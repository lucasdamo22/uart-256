==> flow/design.v <==
interface uart_if
  #(parameter
    DATA_WIDTH = 8);
   logic                  sig;
   logic [DATA_WIDTH-1:0] data;
   logic                  valid;
   logic                  ready;
   modport tx(output sig,
              input  data,
              input  valid,
              output ready);
   modport rx(input  sig,
              output data,
              output valid,
              input  ready);
endinterface
module ram #(parameter 
             SIZE = 8)(clock, wr_en, addr, din, dout);
input clock;
input wr_en;
input [7:0] addr;
input [7:0] din;
output [7:0] dout;
reg [7:0] RAM [SIZE];
reg [7:0] dout;
always @(posedge clock) begin
        if (wr_en) begin
            RAM[addr]<=din;
        end
        dout <= RAM[addr];
end
endmodule
module top(
    input bit clock,
    input bit reset,
    input bit sig_rx,                    
    output bit sig_tx,                   
    output logic [1:0]states_led         
);
localparam  MEM_SIZE = 11;
logic [7:0]  mem_addr, mem_addr_temp;
logic [5:0] colors;
initial begin
    mem_addr = 3'b0;
    rx.ready = 'b0;
    tx.valid = 'b0;    
end
    typedef enum integer { 
        idle = 0,
        init = 1,
        receiving = 2,
        pre_sending = 3,
        sending = 4,
        pre_receiving = 5,
        mem_dout_time = 8
    } states;
states EA = idle;  
always @(posedge clock) begin
    if(~reset) begin
        case(EA) 
            idle: begin
                EA <= init;
            end
            init: begin
                EA <= receiving;
                rx.ready <= 'b1;
                tx.valid <= 'b0;
            end
            receiving: begin
                colors <= 'b100100;                              
                if(rx.valid == 'b1 && rx.ready == 'b1) begin     
                    mem_addr <= mem_addr + 3'b001;
                    if(rx.data ==  'd97) begin
                        mem_addr <= 'b0;         
                        rx.ready <= 'b0;         
                        EA <= mem_dout_time;  
                        mem_addr_temp <= mem_addr;   
                    end else if(mem_addr == (MEM_SIZE-1)) begin           
                        mem_addr <= 'b0;         
                        rx.ready <= 'b0;         
                        mem_addr_temp <= mem_addr;
                        EA <= mem_dout_time;     
                    end else begin
                        EA <= receiving;
                    end
                end
            end
            sending: begin
                colors <= 'b010010;                              
                if(tx.ready == 'b1) begin                        
                    mem_addr <= mem_addr + 3'b001;
                    EA <= mem_dout_time;                         
                    if(mem_addr == (MEM_SIZE-1)|| mem_addr == mem_addr_temp ) begin
                        mem_addr <= 'b0;
                        rx.ready <= 'b1;
                        tx.valid <= 'b0;
                        mem_addr_temp <= MEM_SIZE;
                        EA <= pre_receiving;
                    end else begin
                    EA <= sending;
                end
                end
            end
            pre_receiving: begin                                 
                EA <= receiving;
            end
            mem_dout_time: begin                                 
                EA <= pre_sending;
            end
            pre_sending:begin                                    
                tx.valid <= 'b1;    
                EA <= sending;
            end
        endcase
    end else begin
        EA <= idle;
        mem_addr <= '0;
        colors <= 'b111111;
    end
end
always_comb begin
    sig_tx = tx.sig;  
    rx.sig = sig_rx;  
    states_led = colors[1:0];
end
uart_if #(8) tx(); 
uart_if #(8) rx();
ram #(MEM_SIZE)mem( .clock      (clock),
                    .wr_en      (rx.valid && rx.ready),  
                    .addr       (mem_addr),
                    .din        (rx.data),               
                    .dout       (tx.data));              
uart #(8, 115200, 200_000_000 ) uart (
    .rxif       (rx),
    .txif       (tx),
    .clk        (clock),
    .rstn       (~reset)
);
endmodule
module uart
  #(parameter
    DATA_WIDTH = 8,
    BAUD_RATE  = 115200,
    CLK_FREQ   = 200_000_000)
   (uart_if.rx   rxif,
    uart_if.tx   txif,
    input logic  clk,
    input logic  rstn);
   uart_tx #(DATA_WIDTH, BAUD_RATE, CLK_FREQ)
   uart_tx_inst(.txif(txif),
                .clk(clk),
                .rstn(rstn));
   uart_rx #(DATA_WIDTH, BAUD_RATE, CLK_FREQ)
   uart_rx_inst(.rxif(rxif),
                .clk(clk),
                .rstn(rstn));
endmodule
module uart_rx
  #(parameter
    DATA_WIDTH = 8,
    BAUD_RATE  = 115200,
    CLK_FREQ   = 200_000_000,
    localparam
    LB_DATA_WIDTH    = $clog2(DATA_WIDTH),
    PULSE_WIDTH      = CLK_FREQ / BAUD_RATE,
    LB_PULSE_WIDTH   = $clog2(PULSE_WIDTH),
    HALF_PULSE_WIDTH = PULSE_WIDTH / 2)
   (uart_if.rx  rxif,
    input logic clk,
    input logic rstn);
   function majority5(input [4:0] val);
      case(val)
        5'b00000: majority5 = 0;
        5'b00001: majority5 = 0;
        5'b00010: majority5 = 0;
        5'b00100: majority5 = 0;
        5'b01000: majority5 = 0;
        5'b10000: majority5 = 0;
        5'b00011: majority5 = 0;
        5'b00101: majority5 = 0;
        5'b01001: majority5 = 0;
        5'b10001: majority5 = 0;
        5'b00110: majority5 = 0;
        5'b01010: majority5 = 0;
        5'b10010: majority5 = 0;
        5'b01100: majority5 = 0;
        5'b10100: majority5 = 0;
        5'b11000: majority5 = 0;
        default:  majority5 = 1;
      endcase
   endfunction
   logic [1:0] sampling_cnt;
   logic [4:0] sig_q;
   logic       sig_r;
   always_ff @(posedge clk) begin
      if(!rstn) begin
         sampling_cnt <= 0;
         sig_q        <= 5'b11111;
         sig_r        <= 1;
      end
      else begin
         if(sampling_cnt == 0) begin
            sig_q <= {rxif.sig, sig_q[4:1]};
         end
         sig_r        <= majority5(sig_q);
         sampling_cnt <= sampling_cnt + 1;
      end
   end
   typedef enum logic [1:0] {STT_DATA,
                             STT_STOP,
                             STT_WAIT
                             } statetype;
   statetype                 state;
   logic [DATA_WIDTH-1:0]   data_tmp_r;
   logic [LB_DATA_WIDTH:0]  data_cnt;
   logic [LB_PULSE_WIDTH:0] clk_cnt;
   logic                    rx_done;
   always_ff @(posedge clk) begin
      if(!rstn) begin
         state      <= STT_WAIT;
         data_tmp_r <= 0;
         data_cnt   <= 0;
         clk_cnt    <= 0;
      end
      else begin
         case(state)
           STT_DATA: begin
              if(0 < clk_cnt) begin
                 clk_cnt <= clk_cnt - 1;
              end
              else begin
                 data_tmp_r <= {sig_r, data_tmp_r[DATA_WIDTH-1:1]};
                 clk_cnt    <= PULSE_WIDTH;
                 if(data_cnt == DATA_WIDTH - 1) begin
                    state <= STT_STOP;
                 end
                 else begin
                    data_cnt <= data_cnt + 1;
                 end
              end
           end
           STT_STOP: begin
              if(0 < clk_cnt) begin
                 clk_cnt <= clk_cnt - 1;
              end
              else if(sig_r) begin
                 state <= STT_WAIT;
              end
           end
           STT_WAIT: begin
              if(sig_r == 0) begin
                 clk_cnt  <= PULSE_WIDTH + HALF_PULSE_WIDTH;
                 data_cnt <= 0;
                 state    <= STT_DATA;
              end
           end
           default: begin
              state <= STT_WAIT;
           end
         endcase
      end
   end
   assign rx_done = (state == STT_STOP) && (clk_cnt == 0);
   logic [DATA_WIDTH-1:0] data_r;
   logic                  valid_r;
   always_ff @(posedge clk) begin
      if(!rstn) begin
         data_r  <= 0;
         valid_r <= 0;
      end
      else if(rx_done && !valid_r) begin
         valid_r <= 1;
         data_r  <= data_tmp_r;
      end
      else if(valid_r && rxif.ready) begin
         valid_r <= 0;
      end
   end
   assign rxif.data  = data_r;
   assign rxif.valid = valid_r;
endmodule
module uart_tx
  #(parameter
    DATA_WIDTH = 8,
    BAUD_RATE  = 115200,
    CLK_FREQ   = 200_000_000,
    localparam
    LB_DATA_WIDTH    = $clog2(DATA_WIDTH),
    PULSE_WIDTH      = CLK_FREQ / BAUD_RATE,
    LB_PULSE_WIDTH   = $clog2(PULSE_WIDTH),
    HALF_PULSE_WIDTH = PULSE_WIDTH / 2)
   (uart_if.tx   txif,
    input logic  clk,
    input logic  rstn);
   typedef enum logic [1:0] {STT_DATA,
                             STT_STOP,
                             STT_WAIT
                             } statetype;
   statetype                 state;
   logic [DATA_WIDTH-1:0]     data_r;
   logic                      sig_r;
   logic                      ready_r;
   logic [LB_DATA_WIDTH-1:0]  data_cnt;
   logic [LB_PULSE_WIDTH:0]   clk_cnt;
   always_ff @(posedge clk) begin
      if(!rstn) begin
         state    <= STT_WAIT;
         sig_r    <= 1;
         data_r   <= 0;
         ready_r  <= 1;
         data_cnt <= 0;
         clk_cnt  <= 0;
      end
      else begin
         case(state)
           STT_DATA: begin
              if(0 < clk_cnt) begin
                 clk_cnt <= clk_cnt - 1;
              end
              else begin
                 sig_r   <= data_r[data_cnt];
                 clk_cnt <= PULSE_WIDTH;
                 if(data_cnt == DATA_WIDTH - 1) begin
                    state <= STT_STOP;
                 end
                 else begin
                    data_cnt <= data_cnt + 1;
                 end
              end
           end
           STT_STOP: begin
              if(0 < clk_cnt) begin
                 clk_cnt <= clk_cnt - 1;
              end
              else begin
                 state   <= STT_WAIT;
                 sig_r   <= 1;
                 clk_cnt <= PULSE_WIDTH + HALF_PULSE_WIDTH;
              end
           end
           STT_WAIT: begin
              if(0 < clk_cnt) begin
                 clk_cnt <= clk_cnt - 1;
              end
              else if(!ready_r) begin
                 ready_r <= 1;
              end
              else if(txif.valid) begin
                 state    <= STT_DATA;
                 sig_r    <= 0;
                 data_r   <= txif.data;
                 ready_r  <= 0;
                 data_cnt <= 0;
                 clk_cnt  <= PULSE_WIDTH;
              end
           end
           default: begin
              state <= STT_WAIT;
           end
         endcase
      end
   end
   assign txif.sig   = sig_r;
   assign txif.ready = ready_r;
endmodule
* Reports on top *
The steps from the RTL of top to its reports follow in flow order.
Line numbers count from 1 in the design file above.
Operators carry their Yosys type and port widths (W data, S select, Z words).
Cell names lack the library's common part.
A cell with -- has no value.

set-up
  top module = top
  clock port = clock
  library = sky130hd
  library corner = tt_025C_1v80

* After elaboration *
Source: Yosys, flattened and elaborated, memories not mapped. Widths are those after wreduce. Print and check cells do not count. Equal cells are merged and count once.
Yosys's memory passes give these memory sizes; they may raise the number of words (mostly to a power of two), join words into wider ones and drop unused or constant bits.

word-level totals
  register bits = 121
  bits in latches = 0
  bits in writable memories = 88
  ROM bits = 32
  clocked read ports x word width = 9
  memory cells = 2
  input bits = 3
  output and inout port bits = 3
  cells after elaboration = 178

memories
  name             words  width  rd ports  wr ports  line  RTL
  mem.RAM          11     8      1         1         24    reg [7:0] RAM [SIZE];
  (no name shown)  32     1      1         0         172   case(val)

operators by class
  add/subtract/negate cells = 6
  multipliers = 0
  div/mod/pow operators = 0
  magnitude comparators = 2
  equality and inequality tests = 35
  shift-type cells = 1
  mux-type cells = 74
  bitwise gates (word level) = 3
  reduce/logical cells = 35

operator list
  kind                     number
  $pmux W32 S6             1
  $mux W12                 8
  $mux W8                  11
  $pmux W12 S3             2
  $eq A32 B2 Y1 const B    2
  $eq A32 B3 Y1 const B    2
  $mux W32                 2
  $eq A32 B1 Y1 const B    1
  $eq A32 B4 Y1 const B    1
  $logic_not A32 Y1        1
  $pmux W8 S2              2
  $ne A2 B2 Y1 const B     15
  $reduce_and A6 Y1        5
  $lt A1 B12 Y1 const A    2
  $sub A12 B1 Y12 const B  2
  $mux W4                  6
  $mux W2                  11
  $mux W1                  18
  $mux W3                  5
  $logic_not A12 Y1        1
  $reduce_and A3 Y1        4
  $reduce_bool A3 Y1       4
  $reduce_and A4 Y1        3
  $pmux W2 S3              2
  $ne A3 B3 Y1 const B     3
  $pmux W1 S3              3
  $reduce_bool A2 Y1       4
  $add A8 B1 Y8 const B    1

Other operator kinds: 24; their cells: 34.

* Logic depth *
Longest topological path by Yosys (ltp), each cell counted once; first at word level (registers and memories cut), then after technology mapping (sequential cells cut; the memories' decode and read muxes count).

depth
  depth in word-level cells = 5
  ABC_AREA = 0
  depth in mapped cells = 9
  depth with buffers taken out = 7

* Mapped cells and area *
Source: synth_stat.txt of the flow (Yosys; design flattened, memories mapped). It holds for the ABC_AREA given above (unset counts as 0); a run with the other value may have another netlist.
Totals and module areas in this step are rounded.

synthesis totals
  cell count = 737
  mapped area = 0.008402 mm^2
  area of sequential cells = 0.004825 mm^2
  flip-flop cells = 192

cell types
  cell      number
  edfxtp_1  98
  dfxtp_1   94
  mux4_2    18
  mux2i_1   30
  a21oi_1   50
  nor2_1    61
  nand2_1   56
  ha_1      12
  o21ai_0   25
  xor2_1    14
  clkbuf_1  30
  nor3_1    22
  nor2b_1   15
  and2_1    12
  nand3_1   15
  o211ai_1  9
  a31oi_1   10
  nor4_1    10

Other cell types: 50; their cells: 156.
By module: a second synthesis without flattening, with its own total; a netlist apart from the flattened one above.

second synthesis, totals
  cells (unflattened synthesis) = 764
  area total of the unflattened synthesis = 0.008848 mm^2

Rows give one instance, submodules left out.

modules
  module           times used  cells  area (mm^2)  seq. area (mm^2)
  ram #(SIZE=11)   1           208    0.003801     0.002803
  (no name shown)  1           249    0.002137     0.0008808
  (no name shown)  1           166    0.001539     0.0005605
  top              1           141    0.001371     0.0005806
  (no name shown)  1           0      0            0

* Path before layout *
Source: OpenSTA report_checks on the synthesized netlist (no wires, ideal clock, input and output delay 20% of the period each), path of least setup slack; recovery checks are left aside. Register names are those of the netlist, which keeps one name where synthesis merged equal registers.

timing path post-synthesis
  kind = reg-to-reg
  start point = reg mem_addr[0]
  end point = reg mem_addr_temp[0]
  clock period = 3.92 ns
  setup time = 0.375 ns
  time at the first pin = 0.000 ns
  arrival time = 2.160 ns
  path slack = 1.385 ns
  path delay = 2.535 ns
  driving pins on the path = 10
  period reached after synthesis = 2.535 ns

"path delay" = arrival - input delay + setup time.
"driving pins on the path" counts driving pins, that of a launching flip-flop among them; a cell with two outputs on the path counts twice.
"period reached after synthesis" is the clock period less the worst setup slack; recovery checks do not enter. This is arithmetic on one report: input and output delays are still those of the set period (20% each).
The rows between start and end are the longest chain of elaborated cells between them; the timing report does not say that the signal goes this way. Where chains are equally long, one stands for them.
Each line given opens the expression or statement behind the cell; cells for indexed reads and writes are added by Yosys, which also makes memories of some case tables.
At most two assigning lines are given for a register; there are more.
The path ends at the enable pin of a flip-flop; only ways to that pin are counted.

on the way, post-synthesis
  path through = dfxtp_1 > buf_2 > buf_2 > inv_1 > ha_1 > and4b_1 > clkbuf_1 > or2_2 > nand3_1 > a21oi_1
  cells in the longest elaborated chain = 4
  elaborated cells on any way between the ends = 6
  those cells by class = eq/ne: 4; reduce/logical: 2

ends and longest elaborated chain, post-synthesis
  what                line  RTL
  start: declaration  41    logic [7:0]  mem_addr, mem_addr_temp;
  start: assignment   72    mem_addr <= mem_addr + 3'b001;
  start: assignment   91    mem_addr <= mem_addr + 3'b001;
  $eq A8 B4 Y1        93    if(mem_addr == (MEM_SIZE-1)|| mem_addr == mem_addr_temp ) begin
  $logic_or A1 B1 Y1  93
  $ne A2 B2 Y1        --
  $reduce_and A6 Y1   --
  end: assignment     77    mem_addr_temp <= mem_addr;
  end: assignment     81    mem_addr_temp <= mem_addr;
  end: declaration    41

* Worst path after layout *
From the final timing report of run 1: the path of least setup slack in the routed layout; clock arrival at registers is part of the times.

timing path after layout
  kind = reg-to-reg
  start point = reg mem_addr[3]
  end point = reg mem_addr_temp[2]
  clock period = 4.7 ns
  setup time = 0.36 ns
  time at the first pin = 0.43 ns
  arrival time = 3.12 ns
  path slack = 1.65 ns
  driving pins on the path = 6

The rows between start and end are the longest chain of elaborated cells between them; the timing report does not say that the signal goes this way. Where chains are equally long, one stands for them.
At most two assigning lines are given for a register; there are more.
The path ends at the enable pin of a flip-flop; only ways to that pin are counted.

on the way, after layout
  path through = dfxtp_1 > xor2_1 > nor4_1 > and2_1 > o211ai_1 > a21oi_1
  cells in the longest elaborated chain = 4
  elaborated cells on any way between the ends = 6
  those cells by class = eq/ne: 4; reduce/logical: 2

ends and longest elaborated chain, after layout
  what                line  RTL
  start: declaration  41    logic [7:0]  mem_addr, mem_addr_temp;
  start: assignment   72    mem_addr <= mem_addr + 3'b001;
  start: assignment   91    mem_addr <= mem_addr + 3'b001;
  $eq A8 B4 Y1        93    if(mem_addr == (MEM_SIZE-1)|| mem_addr == mem_addr_temp ) begin
  $logic_or A1 B1 Y1  93
  $ne A2 B2 Y1        --
  $reduce_and A6 Y1   --
  end: assignment     77    mem_addr_temp <= mem_addr;
  end: assignment     81    mem_addr_temp <= mem_addr;
  end: declaration    41

FLOW RESULTS
============

Flow measurements of top on sky130hd: 2 stored runs with different settings, listed in no order. Input and output delays are each 20% of the period that was set; the output load is 0.01 pF.
"achieved clock period" = clock period - worst setup slack. The figure is calculated, with input and output delays left at 20% of the set period.
"time used up by the worst setup path" means the part of the period allowed to the worst setup path (the constraints hold back 20% at inputs and 20% at outputs) less its slack; where the path has registers, the arrival times of their clocks count too.
Measured values are rounded.
A setting shown as . is not set for that run.

name                                       run 1       run 2
period_ns                                  4.7         3.09
CORE_UTILIZATION                           36          61
PLACE_DENSITY                              0.48        .
CORE_ASPECT_RATIO                          0.74        .
CORE_MARGIN                                8           2
CELL_PAD_IN_SITES_DETAIL_PLACEMENT         2           .
CTS_CLUSTER_SIZE                           13          .
MAX_ROUTING_LAYER                          met4        .
CAP_MARGIN                                 20          20
SLEW_MARGIN                                20          20
SETUP_SLACK_MARGIN                         .           0.37
PLACE_DENSITY_LB_ADDON                     .           0.1
ABC_AREA                                   .           1
GPL_ROUTABILITY_DRIVEN                     .           0
CTS_CLUSTER_DIAMETER                       .           352
post-route worst hold slack (ns)           0.443       0.420
utilization                                0.402       0.679
achieved clock period (ns)                 3.050       2.243
chip area after synthesis (Yosys) (mm^2)   0.008402    0.008544
time used up by the worst setup path (ns)  3.05        2.24
type of the worst setup path               reg-to-reg  reg-to-reg
full die area (mm^2)                       0.02854     0.01497
worst setup slack after layout (ns)        1.650       0.847
